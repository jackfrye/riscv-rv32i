==> flow/design.v <==
module processor 
(
  input               clk        ,
  input               rst        ,
  output       [31:0] mem_addr   ,
  output logic        mem_wr_en  ,
  output logic [31:0] mem_wr_data,
  input        [31:0] mem_rd_data
);
  logic [31:0] pc;
  logic [4:0]   addr1 ;
  logic [4:0]   addr2 ;
  logic [4:0]   addr3 ;
  logic [31:0]  wdata3;
  logic         wen3  ;
  wire  [31:0]  rd1   ;
  wire  [31:0]  rd2   ;
  assign mem_addr = pc;
  always @(posedge clk)
  begin
    if(rst)
    begin
        pc <= 32'h00000000;
    end
    else 
    begin
      pc <= pc+1;    
    end
  end
  register_file u_reg_file
  (
    .clk    (clk   ),
    .rst    (rst   ), 
    .addr1  (addr1 ),
    .addr2  (addr2 ),
    .addr3  (addr3 ),
    .wdata3 (wdata3),
    .wen3   (wen3  ),
    .rd1    (rd1   ),
    .rd2    (rd2   )
  );
endmodule
module register_file
(
  input          clk   ,
  input          rst   , 
  input  [4:0]   addr1 ,
  input  [4:0]   addr2 ,
  input  [4:0]   addr3 ,
  input  [31:0]  wdata3,
  input          wen3  ,
  output [31:0]  rd1   ,
  output [31:0]  rd2
);
  reg [31:0] regs [31:0];
  assign rd1 = regs[addr1];
  assign rd2 = regs[addr2];
  always @(posedge clk)
  begin
    if(rst)
    begin
      regs[0]  <= 32'h00000000;
      regs[1]  <= 32'h00000000;
      regs[2]  <= 32'h00000000;
      regs[3]  <= 32'h00000000;
      regs[4]  <= 32'h00000000;
      regs[5]  <= 32'h00000000;
      regs[6]  <= 32'h00000000;
      regs[7]  <= 32'h00000000;
      regs[8]  <= 32'h00000000;
      regs[9]  <= 32'h00000000;
      regs[10] <= 32'h00000000;
      regs[11] <= 32'h00000000;
      regs[12] <= 32'h00000000;
      regs[13] <= 32'h00000000;
      regs[14] <= 32'h00000000;
      regs[15] <= 32'h00000000;
      regs[16] <= 32'h00000000;
      regs[17] <= 32'h00000000;
      regs[18] <= 32'h00000000;
      regs[19] <= 32'h00000000;
      regs[20] <= 32'h00000000;
      regs[21] <= 32'h00000000;
      regs[22] <= 32'h00000000;
      regs[23] <= 32'h00000000;
      regs[24] <= 32'h00000000;
      regs[25] <= 32'h00000000;
      regs[26] <= 32'h00000000;
      regs[27] <= 32'h00000000;
      regs[28] <= 32'h00000000;
      regs[29] <= 32'h00000000;
      regs[30] <= 32'h00000000;
      regs[31] <= 32'h00000000;
    end
    else
    begin
      if(wen3)
      begin
        case(addr3)
          5'h01: regs[1] <= wdata3;
          5'h02: regs[2] <= wdata3;
          5'h03: regs[3] <= wdata3;
          5'h04: regs[4] <= wdata3;
          5'h05: regs[5] <= wdata3;
          5'h06: regs[6] <= wdata3;
          5'h07: regs[7] <= wdata3;
          5'h08: regs[8] <= wdata3;
          5'h09: regs[9] <= wdata3;
          5'h0a: regs[10] <= wdata3;
          5'h0b: regs[11] <= wdata3;
          5'h0c: regs[12] <= wdata3;
          5'h0d: regs[13] <= wdata3;
          5'h0e: regs[14] <= wdata3;
          5'h0f: regs[15] <= wdata3;
          5'h10: regs[16] <= wdata3;
          5'h11: regs[17] <= wdata3;
          5'h12: regs[18] <= wdata3;
          5'h13: regs[19] <= wdata3;
          5'h14: regs[20] <= wdata3;
          5'h15: regs[21] <= wdata3;
          5'h16: regs[22] <= wdata3;
          5'h17: regs[23] <= wdata3;
          5'h18: regs[24] <= wdata3;
          5'h19: regs[25] <= wdata3;
          5'h1a: regs[26] <= wdata3;
          5'h1b: regs[27] <= wdata3;
          5'h1c: regs[28] <= wdata3;
          5'h1d: regs[29] <= wdata3;
          5'h1e: regs[30] <= wdata3;
          5'h1f: regs[31] <= wdata3;
          default: regs[0] <= '0;
        endcase
      end
    end
  end
endmodule
; Reports on processor
; The steps from the RTL of processor to its reports follow in flow order.
; Line numbers count from 1 in the design file above.
; Library cell names are shortened.
; The mark n/a stands for no value.
[inputs]
design = processor
clk_port = clk
cell_library = sky130hd
lib_corner = tt_025C_1v80

; Word-level counts
; Counts by Yosys on the flattened word-level netlist (proc, flatten, opt, wreduce). Print and check cells are left out. Cells with the same type and inputs are merged into one.
[word_totals]
output_inout_bits = 65
reg_bits = 32
elab_cells = 2
[classes]
addsub = 1
[op_table]
columns = op, n
row1 = adder 32 x 1 -> 32 bit with constant B, 1

; Logic depth
; Longest topological path by Yosys (ltp), each cell counted once; first at word level (registers and memories cut), then after technology mapping (sequential cells cut; the memories' decode and read muxes count).
[depth]
depth_word = 1
ABC_AREA = 0
depth_mapped = 6

; After synthesis
; Yosys stat after the flow's synthesis: flattened, memories mapped to cells. It holds for the ABC_AREA given above (unset counts as 0); a run with the other value may have another netlist.
[synth_totals]
synth_area_um2 = 1711.6
buffers = 41
ffs = 32
cell_count = 203
[by_type]
columns = cell_type, n, area_total_um2
row1 = dfxtp_1, 32, 640.614
row2 = buf_4, 33, 247.738
row3 = a21oi_1, 18, 90.086
row4 = or4_1, 11, 82.579
row5 = o31ai_1, 10, 75.072
row6 = xnor2_1, 7, 61.309
row7 = or3_1, 9, 56.304
row8 = nor2_1, 13, 48.797
row9 = nand3_1, 9, 45.043
row10 = nand4_1, 7, 43.792
row11 = o21ai_0, 8, 40.038
row12 = nand2_1, 10, 37.536
row13 = xor2_1, 4, 35.034
row14 = and4_1, 3, 26.275
row15 = clkbuf_1, 7, 26.275
row16 = or4_4, 2, 22.522
row17 = inv_1, 5, 18.768
row18 = nor4_1, 3, 18.768
; Not listed: further types 9, cells in them 12.

; Path before layout
; Path of least setup slack by OpenSTA after synthesis, without wires, with an ideal clock, recovery checks aside; 20% of the period is set as input and as output delay. Where synthesis merged equal registers, the netlist keeps one of their names.
[synth_timing]
path_type = register to register
startpoint = register pc[5]
endpoint = register pc[31]
path_stages = 6
required_ns = 1.869
arrival_time_ns = 1.880
tclk_ns = 1.99
setup_ns = 0.121
delay_ns = 2.001
launch_ns = 0.000
setup_slack_ns = -0.011
synth_period_reached_ns = 2.001
; "delay_ns" is the arrival time less input delay plus setup time.
; "path_stages": output pins that drive a net of the path, with the launching flip-flop's if there is one; two outputs of one cell count as two.
; "synth_period_reached_ns" = period - worst setup slack (recovery checks aside). The figure is calculated, with input and output delays left at 20% of the set period.
; Between the ends stands the longest chain of elaborated cells between them, by number of cells; it is not shown to be the way that was timed. Of several equally long chains one is given.
; A line is the first line of the expression or statement that the cell stems from. Yosys adds cells for indexed reads and writes and turns some case tables into memories.
[synth_between]
path_cell_list = dfxtp_1 -> nand4_2 -> or4_4 -> buf_6 -> nor4_1 -> mux2_2
elab_chain_cells = 1
cells_between = 1
classes_between = 1 x add/sub
[synth_lines]
columns = element, line
row1 = from (decl), 10  ; logic [31:0] pc;
row2 = from (assign), 23  ; pc <= 32'h00000000;
row3 = from (assign), 27  ; pc <= pc+1;
row4 = adder 32 x 1 -> 32 bit, 27
row5 = to (assign), 23
row6 = to (assign), 27
row7 = to (decl), 10

; Timing after layout
; Path of least setup slack in the final report of entry A (OpenROAD, finished layout, wires in). Where an end is a register, its clock arrival counts in the times.
[layout_timing]
path_type = register to register
startpoint = register pc[0]
endpoint = register pc[29]
launch_ns = 0.36
tclk_ns = 1.75
setup_slack_ns = -0.25
path_stages = 7
setup_ns = 0.07
arrival_time_ns = 2.29
required_ns = 2.04
; Between the ends stands the longest chain of elaborated cells between them, by number of cells; it is not shown to be the way that was timed. Of several equally long chains one is given.
[layout_between]
path_cell_list = dfxtp_4 -> buf_4 -> nand2_2 -> or4_4 -> buf_6 -> or4_4 -> a21oi_2
elab_chain_cells = 1
cells_between = 1
classes_between = 1 x add/sub
[layout_lines]
columns = element, line
row1 = from (decl), 10  ; logic [31:0] pc;
row2 = from (assign), 23  ; pc <= 32'h00000000;
row3 = from (assign), 27  ; pc <= pc+1;
row4 = adder 32 x 1 -> 32 bit, 27
row5 = to (assign), 23
row6 = to (assign), 27
row7 = to (decl), 10

Record of 2 stored runs of the RTL-to-layout flow on processor, platform sky130hd. The runs are unordered. Constraints: input delay and output delay 20% of the set period each, output load 0.01 pF.
By "timing.achieved_period_ns" is meant the clock period of the run minus its worst setup slack. This is arithmetic on one report: input and output delays are still those of the set period (20% each).
"worstPathTime_ns": the worst setup path's part of the clock period (all of it between registers, 20% less for each end at a port) less its slack. A launch clock that arrives late makes it longer, a capture clock that arrives late makes it shorter.
"power_total_w" rests on the timing tool's default activity at the inputs, not on a simulated workload.

# entry A
==> flow/run.sh <==
#!/bin/bash
# the make line also repeats the synthesis and layout settings of config.mk as NAME=value (left out here)
make -C /OpenROAD-flow-scripts/flow DESIGN_CONFIG=/design/flow/config.mk WORK_HOME=/design/flow/orfs CLKGATE_MAP_FILE= finish
==> flow/config.mk <==
export PLATFORM = sky130hd
export DESIGN_NAME = processor
export DESIGN_NICKNAME = processor
export VERILOG_FILES = /design/flow/design.v
export SDC_FILE = /design/flow/constraint.sdc
export NUM_CORES = 4
export LEC_CHECK = 0
export CAP_MARGIN = 25
export CORE_MARGIN = 2
export CORE_UTILIZATION = 52
export CTS_CLUSTER_DIAMETER = 186
export MAX_ROUTING_LAYER = met4
export MIN_ROUTING_LAYER = met2
export PLACE_DENSITY_LB_ADDON = 0.06
export SLEW_MARGIN = 20
==> flow/constraint.sdc <==
create_clock -name core_clock -period 1.75 [get_ports {clk}]
set_input_delay 0.3500 -clock core_clock [delete_from_list [all_inputs] [get_ports {clk}]]
set_output_delay 0.3500 -clock core_clock [all_outputs]
set_load 0.01 [all_outputs]

==> entry A: results <==
stdcell_area_um2=2708.8
power_total_w=0.001284
synthesis_area_um2=1711.6
ws_setup_ns=-0.249
layout_utilization_pct=87.3
design_die_area_um2=3766.3
worstPathTime_ns=2.00
worstPathKind="register to register"
timing.achieved_period_ns=1.999
final_hold_ws_ns=0.538
setupTns_ns=-3.254

# entry B
==> flow/run.sh <==
#!/bin/bash
# the make line also repeats the synthesis and layout settings of config.mk as NAME=value (left out here)
make -C /OpenROAD-flow-scripts/flow DESIGN_CONFIG=/design/flow/config.mk WORK_HOME=/design/flow/orfs CLKGATE_MAP_FILE= finish
==> flow/config.mk <==
export PLATFORM = sky130hd
export DESIGN_NAME = processor
export DESIGN_NICKNAME = processor
export VERILOG_FILES = /design/flow/design.v
export SDC_FILE = /design/flow/constraint.sdc
export NUM_CORES = 4
export LEC_CHECK = 0
export CAP_MARGIN = 15
export CELL_PAD_IN_SITES_DETAIL_PLACEMENT = 1
export CORE_MARGIN = 2
export CORE_UTILIZATION = 38
export GPL_ROUTABILITY_DRIVEN = 1
export SETUP_SLACK_MARGIN = -0.02
export SLEW_MARGIN = 20
export TNS_END_PERCENT = 20
==> flow/constraint.sdc <==
create_clock -name core_clock -period 1.63 [get_ports {clk}]
set_input_delay 0.3260 -clock core_clock [delete_from_list [all_inputs] [get_ports {clk}]]
set_output_delay 0.3260 -clock core_clock [all_outputs]
set_load 0.01 [all_outputs]

==> entry B: results <==
ws_setup_ns=-0.265
design_die_area_um2=5057.3
layout_utilization_pct=61.0
power_total_w=0.001503
setupTns_ns=-3.315
stdcell_area_um2=2656.3
synthesis_area_um2=1711.6
timing.achieved_period_ns=1.895
worstPathTime_ns=1.90
worstPathKind="register to register"
final_hold_ws_ns=0.551
